==> flow/design.v <==
`timescale 1ns / 1ps
 module mux_axi(
     input wire clk,
    input wire reset_n,
    input wire [7:0] s_axis_data_1,
    input wire s_axis_valid_1,
    output wire s_axis_ready_1,
    input wire s_axis_last_1,
    input wire [7:0] s_axis_data_2,
    input wire s_axis_valid_2,
    output wire s_axis_ready_2,
    input wire s_axis_last_2,
    output wire [7:0] m_axis_data,
    output wire m_axis_valid,
    input wire m_axis_ready,
    output wire m_axis_last,
    input wire sel
);
  reg [7:0] m_axis_data_w = 8'b0; ;
  reg s_axis_ready_reg1;
  reg s_axis_ready_reg2;
  reg m_axis_valid_reg;
  reg tlast_reg;
always @(posedge clk) begin
    if (reset_n) begin
        m_axis_data_w <= 8'b0;
        tlast_reg <= 1'b0;
        m_axis_valid_reg <= 1'b0;
    end else begin
        if (sel) begin
            if (s_axis_valid_2 && s_axis_ready_2) begin
                m_axis_data_w <= s_axis_data_2;
                m_axis_valid_reg <= s_axis_valid_2;
                tlast_reg <= s_axis_last_2;   
        end else begin
                m_axis_data_w <= 0;
                m_axis_valid_reg <= 0;
              end
           end else begin
                if (s_axis_valid_1 && s_axis_ready_1) begin    
                m_axis_data_w <= s_axis_data_1;
                m_axis_valid_reg <= s_axis_valid_1;
                tlast_reg <= s_axis_last_1;   
            end
            else
            begin
              m_axis_data_w <= 0;
              m_axis_valid_reg <= 0;
           end
         end
          end
     end
       always @(posedge clk) begin
         if(reset_n)
          begin
            s_axis_ready_reg1 <= 8'b0;
            s_axis_ready_reg2 <= 8'b0;
           end
           else
           begin
           if(!sel)begin
           s_axis_ready_reg1 <= m_axis_ready;
           end
           else begin
           s_axis_ready_reg2 <= m_axis_ready;
           end
           end
       end
         assign m_axis_data =  (s_axis_ready_reg1 || s_axis_ready_reg2)? m_axis_data_w:0;
         assign s_axis_ready_1 = s_axis_ready_reg1;
         assign s_axis_ready_2 = s_axis_ready_reg2;
         assign m_axis_valid = m_axis_valid_reg;
         assign m_axis_last = tlast_reg;
endmodule
# Tool chain data of mux_axi
# The steps from the RTL of mux_axi to its reports follow in flow order.
# Line numbers count from 1 in the design file above.
# Operators: Yosys type, input widths -> output width; for muxes data width and select width s.
# Library cell names are shortened.
# A cell with - has no value.
# inputs
top,mux_axi
clk_port,clk
lib,sky130hd
pvt_corner,tt_025C_1v80

# Elaborated design
# Counts by Yosys on the flattened word-level netlist (proc, flatten, opt, wreduce; memories kept). Register bits leave out memories and registers merged into their read ports (data or address). Print and check cells are left out.
# bits
reg_bits,12
inputBits,24
word_cells,21
output_inout_bits,12
# op_classes
equal,1
reduce_logical,5
n_mux,10
# op_table
cell,n
$mux 8,4
$mux 1,6
$logic_and 1x1->1,2
$ne 2x1->1 const B,1
$reduce_and 2->1,1
$reduce_bool 2->1,1
$logic_or 1x1->1,1

# Logic depth
# Depth = most cells in a row (Yosys ltp): at word level without a register or memory, in the mapped netlist without a sequential cell, where the memories' decode and read muxes count.
# logic_depth
word_depth,3
abc_area,0
ltp_mapped,4
mapped_depth_nobuf,3

# After synthesis
# Source: synth_stat.txt of the flow (Yosys; design flattened, memories mapped). It holds for the ABC_AREA given above (unset counts as 0); a run with the other value may have another netlist.
# types
cell,n,type_area_um2
dfxtp_1,12,240.23
a22oi_1,8,60.058
nor2b_1,8,50.048
nor2_1,13,48.797
mux2i_1,3,30.029
buf_6,2,22.522
nor3_2,2,20.019
and3b_1,1,8.758
and3_2,1,7.507
o21a_1,1,7.507
clkbuf_1,1,3.754
# mapped
yosys_area_mm2,0.0004992
mapped_cells,52
flip_flops,12
seq_area_mm2,0.0002402
buf_cells,3

# Worst setup path after synthesis
# Source: OpenSTA report_checks on the synthesized netlist (no wires, ideal clock, input and output delay 20% of the period each), path of least setup slack; recovery checks are left aside. Register names are those of the netlist, which keeps one name where synthesis merged equal registers.
# synth_timing
path_type,register to output
startpoint,register s_axis_ready_reg2
endpoint,output port m_axis_data[0]
stages,3
period_ps,1350
arrival_ps,780
path_buffers,0
path_slack_ps,300
output_delay_ps,270
t_required_ps,1080
t_first_pin_ps,0
path_delay_ps,780
synth_period_reached_ps,1050
# "path_delay_ps" is the arrival time less input delay plus setup time.
# At an output port there is no setup time.
# "stages": output pins that drive a net of the path, with the launching flip-flop's if there is one; two outputs of one cell count as two.
# "synth_period_reached_ps" = period - worst setup slack (recovery checks aside). The figure is calculated, with input and output delays left at 20% of the set period.
# Between the ends stands the longest chain of elaborated cells between them, by number of cells; it is not shown to be the way that was timed. Of several equally long chains one is given.
# Each line given opens the expression or statement behind the cell; cells for indexed reads and writes are added by Yosys, which also makes memories of some case tables.
# synth_via
cell_sequence,dfxtp_1 -> nor2_1 -> nor2b_1
elab_chain_cells,2
cone_cells,2
lines_between,1
cone_classes,mux: 1; reduce/logical: 1
# synth_lines
element,line,rtl
"start, declared",21,reg s_axis_ready_reg2;
"start, assigned",57,s_axis_ready_reg2 <= 8'b0;
"start, assigned",65,s_axis_ready_reg2 <= m_axis_ready;
$logic_or 1x1->1,69,assign m_axis_data =  (s_axis_ready_reg1 || s_axis_ready_reg2)? m_axis_data_w:0;
$mux 8,69,
"end, declared",13,"output wire [7:0] m_axis_data,"

# Module mux_axi, platform sky130hd: 2 stored runs of the flow (Yosys, OpenROAD) with differing settings, in no particular order. Input and output delays are each 20% of the period that was set; the output load is 0.01 pF.
# A setting shown as -- is not set for that run.
stored run,period_ns,CORE_UTILIZATION,SETUP_SLACK_MARGIN,PLACE_DENSITY_LB_ADDON,CORE_MARGIN,ABC_AREA,CTS_CLUSTER_SIZE,CTS_CLUSTER_DIAMETER,CAP_MARGIN,MAX_ROUTING_LAYER,SLEW_MARGIN,HOLD_SLACK_MARGIN,CORE_ASPECT_RATIO,GPL_ROUTABILITY_DRIVEN
record 1,1.81,71,-0.01,0.25,5,0,37,84,40,met4,20,--,--,--
record 2,0.887,70,0.05,--,4,--,81,93,20,met4,15,0.3,0.71,0
# Record 1: not finished: floorplanning ended with error PDN-0185
# Record 2: not finished: floorplanning ended with error PDN-0185
